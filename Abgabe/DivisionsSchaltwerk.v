==> flow/design.v <==
 module Division(
	input         clock,
	input         start,
	input  [31:0] a,  
	input  [31:0] b,  
	output [31:0] q,  
	output [31:0] r   
);
reg[5:0] pos;  
reg[31:0] r, q, s;  
always @(posedge clock ) begin
    if(start) begin
        pos <= 6'd31;
        q <= 32'd0;
        r <= 32'd0;
        s <= 32'd0;
    end else if(pos < 32) begin  
        s = 2'd2 * r + a[pos];
        if(s < b) begin
            q[pos] = 0;
            r = s;
        end else begin
            q[pos] = 1;
            r = s - b;
        end
        pos = pos - 1;
    end
end
endmodule  
Step by step through the tools: Division
The steps from the RTL of Division to its reports follow in flow order.
Lines are those of the file above, counted from 1.
Operators: Yosys type, input widths -> output width; for muxes data width and select width s.
A cell with - has no value.
- top: Division
- clock: clock
- library: sky130hd
- timing corner: tt_025C_1v80

Word-level counts
Yosys after proc, flatten, opt, wreduce and memory -nomap, before mapping. Enables and synchronous resets that opt folds into registers are not counted as muxes. Memory bits, and registers merged into a memory's read port (data or address), are not among the register bits. Print and check cells are not counted. Equal cells are merged and count once.
- bits of input ports at 66
- noted output and inout bits: 64
- word-level cells: 18
- noted bits in registers: 70
- multiplexer cells: 2
- noted bitwise operators: 4
- add/sub/neg operators at 4
- noted magnitude comparators: 2
- shift-type cells at 3
- operators with widths (kind ; number):
    $shift 1x7->32 const A ; 2
    $or 32x32->32 ; 2
    $mux 32 ; 2
    $add 32x1->32 ; 1
    $sub 32x32->32 ; 1
    $lt 32x32->1 ; 1
    $and 32x32->32 ; 1
    $shiftx 32x6->1 ; 1
    $not 32->32 ; 1
    $neg 6->7 ; 1
    $sub 6x1->6 const B ; 1
    $lt 6x6->1 const B ; 1

Depth
Yosys ltp: most cells in a row. Word level: on the elaborated netlist, between registers, memories and ports. Mapped: between sequential cells and ports; inverters and the memories' decode and read muxes count.
- noted depth after elaboration: 6
- ABC_AREA at 1
- depth in mapped cells: 25
- mapped depth without buffers: 23

Synthesis result
Source: synth_stat.txt of the flow (Yosys; design flattened, memories mapped). It holds for the ABC_AREA given above (unset counts as 0); a run with the other value may have another netlist.
Totals and module areas in this step are rounded.
- noted buffer cells: 38
- cells in the netlist at 1190
- synthesis area at 6700 um^2
- sequential part of the area: 1400 um^2
- flip-flop cells at 70
- cells by type (cell ; number ; total area (um^2)):
    sky130_fd_sc_hd__dfxtp_1 ; 70 ; 1.4E+03
    sky130_fd_sc_hd__nand2_1 ; 372 ; 1.4E+03
    sky130_fd_sc_hd__inv_1 ; 273 ; 1.02E+03
    sky130_fd_sc_hd__ha_1 ; 36 ; 450.432
    sky130_fd_sc_hd__nand3_1 ; 89 ; 445.427
    sky130_fd_sc_hd__nor2_1 ; 98 ; 367.853
    sky130_fd_sc_hd__a21oi_1 ; 61 ; 305.293
    sky130_fd_sc_hd__o21ai_0 ; 38 ; 190.182
    sky130_fd_sc_hd__nand3_2 ; 16 ; 160.154
    sky130_fd_sc_hd__o21ai_1 ; 22 ; 110.106
    sky130_fd_sc_hd__xor2_1 ; 9 ; 78.826
    sky130_fd_sc_hd__a21oi_2 ; 8 ; 70.067
    sky130_fd_sc_hd__nand4_1 ; 10 ; 62.56
    sky130_fd_sc_hd__buf_6 ; 5 ; 56.304
    sky130_fd_sc_hd__nand2_4 ; 5 ; 56.304
    sky130_fd_sc_hd__clkbuf_1 ; 13 ; 48.797
    sky130_fd_sc_hd__buf_4 ; 6 ; 45.043
    sky130_fd_sc_hd__nand3b_1 ; 6 ; 45.043
Other cell types: 22; their cells: 53.

Path before layout
Path of least setup slack by OpenSTA after synthesis, without wires, with an ideal clock, recovery checks aside; 20% of the period is set as input and as output delay. Where synthesis merged equal registers, the netlist keeps one of their names.
- kind: input -> register
- start point: input a[14]
- end point: register r[10]
- setup slack: 0.587 ns
- input delay: 0.700 ns
- noted stages: 23
- path buffers: 2
- noted delay of the path: 2.214 ns
- time at the first pin at 0.700 ns
- required time at 3.391 ns
- clock period: 3.5 ns
- noted arrival: 2.805 ns
- library setup time at 0.109 ns
- noted synthesis period reached: 2.913 ns
"delay of the path" is the arrival time less input delay plus setup time.
"stages" counts driving pins, that of a launching flip-flop among them; a cell with two outputs on the path counts twice.
"synthesis period reached" = period - worst setup slack (recovery checks aside). The figure is calculated, with input and output delays left at 20% of the set period.
Between the ends stands the longest chain of elaborated cells between them, by number of cells; it is not shown to be the way that was timed. Of several equally long chains one is given.
A line is the first line of the expression or statement that the cell stems from. Yosys adds cells for indexed reads and writes and turns some case tables into memories.
At most two assigning lines are given for a register; there are more.
- path through: sky130_fd_sc_hd__inv_1 > sky130_fd_sc_hd__o21ai_0 > sky130_fd_sc_hd__nand2_1 > sky130_fd_sc_hd__nand3_1 > sky130_fd_sc_hd__nand3_1 > sky130_fd_sc_hd__nand3_1 > sky130_fd_sc_hd__nand2_1 > sky130_fd_sc_hd__ha_1 > sky130_fd_sc_hd__fa_1 > sky130_fd_sc_hd__inv_1 > sky130_fd_sc_hd__nand2_1 > sky130_fd_sc_hd__nand2_1 > sky130_fd_sc_hd__nand3_2 > sky130_fd_sc_hd__nand2_4 > sky130_fd_sc_hd__nand2_4 > sky130_fd_sc_hd__nand2_4 > sky130_fd_sc_hd__nand2_4 > sky130_fd_sc_hd__buf_6 > sky130_fd_sc_hd__buf_6 > sky130_fd_sc_hd__nand3_1 > sky130_fd_sc_hd__nand3_1 > sky130_fd_sc_hd__nand2_1 > sky130_fd_sc_hd__inv_1
- noted length of the longest elaborated chain: 4
- elaborated cells between the ends (all ways): 5
- noted RTL lines with such cells: 3
- those cells by class: add/sub: 2; compare: 1; shift: 1; mux: 1
- RTL lines, path after synthesis (what ; RTL line ; text):
    start: declaration ; 4 ; input [31:0] a,
    $shiftx 32x6->1 ; 18 ; s = 2'd2 * r + a[pos];
    $add 32x1->32 ; 18 ;
    $sub 32x32->32 ; 24 ; r = s - b;
    $mux 32 ; 19 ; if(s < b) begin
    end: assignment ; 21 ; r = s;
    end: assignment ; 24 ;
    end: declaration ; 7 ; output [31:0] r

Timing after layout
Path of least setup slack in the final report of run 1 (OpenROAD, finished layout, wires in). Where an end is a register, its clock arrival counts in the times.
- kind: input -> register
- start point: input a[14]
- end point: register r[16]
- time at the first pin at 1.48 ns
- library setup time at 0.10 ns
- noted stages: 24
- input delay: 1.48 ns
- setup slack: 3.09 ns
- noted arrival: 4.58 ns
- required time at 7.68 ns
- path buffers: 3
- clock period: 7.42 ns
Between the ends stands the longest chain of elaborated cells between them, by number of cells; it is not shown to be the way that was timed. Of several equally long chains one is given.
At most two assigning lines are given for a register; there are more.
- path through: sky130_fd_sc_hd__clkdlybuf4s50_1 > sky130_fd_sc_hd__inv_1 > sky130_fd_sc_hd__o21ai_0 > sky130_fd_sc_hd__nand2_1 > sky130_fd_sc_hd__nand3_1 > sky130_fd_sc_hd__nand3_1 > sky130_fd_sc_hd__nand3_1 > sky130_fd_sc_hd__nand2_1 > sky130_fd_sc_hd__ha_1 > sky130_fd_sc_hd__fa_1 > sky130_fd_sc_hd__inv_1 > sky130_fd_sc_hd__nand2_1 > sky130_fd_sc_hd__nand2_1 > sky130_fd_sc_hd__nand3_2 > sky130_fd_sc_hd__nand2_4 > sky130_fd_sc_hd__nand2_4 > sky130_fd_sc_hd__nand2_4 > sky130_fd_sc_hd__nand2_4 > sky130_fd_sc_hd__buf_6 > sky130_fd_sc_hd__buf_6 > sky130_fd_sc_hd__nand3_1 > sky130_fd_sc_hd__nand3_1 > sky130_fd_sc_hd__nand2_1 > sky130_fd_sc_hd__inv_1
- noted length of the longest elaborated chain: 4
- elaborated cells between the ends (all ways): 5
- noted RTL lines with such cells: 3
- those cells by class: add/sub: 2; compare: 1; shift: 1; mux: 1
- RTL lines, path post-layout (what ; RTL line ; text):
    start: declaration ; 4 ; input [31:0] a,
    $shiftx 32x6->1 ; 18 ; s = 2'd2 * r + a[pos];
    $add 32x1->32 ; 18 ;
    $sub 32x32->32 ; 24 ; r = s - b;
    $mux 32 ; 19 ; if(s < b) begin
    end: assignment ; 21 ; r = s;
    end: assignment ; 24 ;
    end: declaration ; 7 ; output [31:0] r

--- measured runs ---
Below are 2 stored runs of the flow (Yosys, OpenROAD; platform sky130hd) on Division, each with its settings and what was measured, unordered. Constraints: input delay and output delay 20% of the set period each, output load 0.01 pF.
"reached clock period" means the clock period less the worst setup slack. The figure is calculated, with input and output delays left at 20% of the set period.
By "worst path time" is meant the share of the clock period that the worst setup path is allowed (20% is reserved at inputs, 20% at outputs), minus its slack. Clock arrival times at its registers enter into it.
"total design power" rests on the timing tool's default activity at the inputs, not on a simulated workload.
The measured numbers are rounded.

Run 1

==> flow/run.sh <==
#!/bin/bash
# the make line also repeats the synthesis and layout settings of config.mk as NAME=value (left out here)
make -C /OpenROAD-flow-scripts/flow DESIGN_CONFIG=/design/flow/config.mk WORK_HOME=/design/flow/orfs CLKGATE_MAP_FILE= finish
==> flow/config.mk <==
export PLATFORM = sky130hd
export DESIGN_NAME = Division
export DESIGN_NICKNAME = Division
export VERILOG_FILES = /design/flow/design.v
export SDC_FILE = /design/flow/constraint.sdc
export NUM_CORES = 4
export LEC_CHECK = 0
export ABC_AREA = 1
export CAP_MARGIN = 25
export CELL_PAD_IN_SITES_DETAIL_PLACEMENT = 1
export CELL_PAD_IN_SITES_GLOBAL_PLACEMENT = 3
export CORE_MARGIN = 2
export CORE_UTILIZATION = 30
export CTS_CLUSTER_DIAMETER = 270
export CTS_CLUSTER_SIZE = 20
export GPL_TIMING_DRIVEN = 0
export MAX_ROUTING_LAYER = met4
export MIN_ROUTING_LAYER = met1
export PLACE_DENSITY_LB_ADDON = 0.12
export SLEW_MARGIN = 20
==> flow/constraint.sdc <==
create_clock -name core_clock -period 7.42 [get_ports {clock}]
set_input_delay 1.4840 -clock core_clock [delete_from_list [all_inputs] [get_ports {clock}]]
set_output_delay 1.4840 -clock core_clock [all_outputs]
set_load 0.01 [all_outputs]

Measured in run 1:
- std-cell area (final layout): 8,600 um^2
- utilization after layout at 39 %
- noted the lowest setup slack: 3.1 ns
- total negative slack on setup checks at 0.000 ns
- reached clock period: 4.326 ns
- noted the total design power: 1,000 uW
- synthesis area at 6,700 um^2
- worst hold slack after layout: 0.52 ns
- noted the worst path time: 2.84 ns
- type of the worst setup path: input -> register
- die size: 24,000 um^2

Run 2

==> flow/run.sh <==
#!/bin/bash
# the make line also repeats the synthesis and layout settings of config.mk as NAME=value (left out here)
make -C /OpenROAD-flow-scripts/flow DESIGN_CONFIG=/design/flow/config.mk WORK_HOME=/design/flow/orfs CLKGATE_MAP_FILE= finish
==> flow/config.mk <==
export PLATFORM = sky130hd
export DESIGN_NAME = Division
export DESIGN_NICKNAME = Division
export VERILOG_FILES = /design/flow/design.v
export SDC_FILE = /design/flow/constraint.sdc
export NUM_CORES = 4
export LEC_CHECK = 0
export CAP_MARGIN = 20
export CELL_PAD_IN_SITES_GLOBAL_PLACEMENT = 2
export CORE_MARGIN = 2
export CORE_UTILIZATION = 48
export GPL_ROUTABILITY_DRIVEN = 1
export GPL_TIMING_DRIVEN = 0
export MIN_ROUTING_LAYER = met2
export PLACE_DENSITY_LB_ADDON = 0.08
export SETUP_SLACK_MARGIN = 0.94
export SLEW_MARGIN = 20
export TNS_END_PERCENT = 25
==> flow/constraint.sdc <==
create_clock -name core_clock -period 3.58 [get_ports {clock}]
set_input_delay 0.7160 -clock core_clock [delete_from_list [all_inputs] [get_ports {clock}]]
set_output_delay 0.7160 -clock core_clock [all_outputs]
set_load 0.01 [all_outputs]

Run 2: stopped before the end: placement reported FLW-0024.
--- end ---
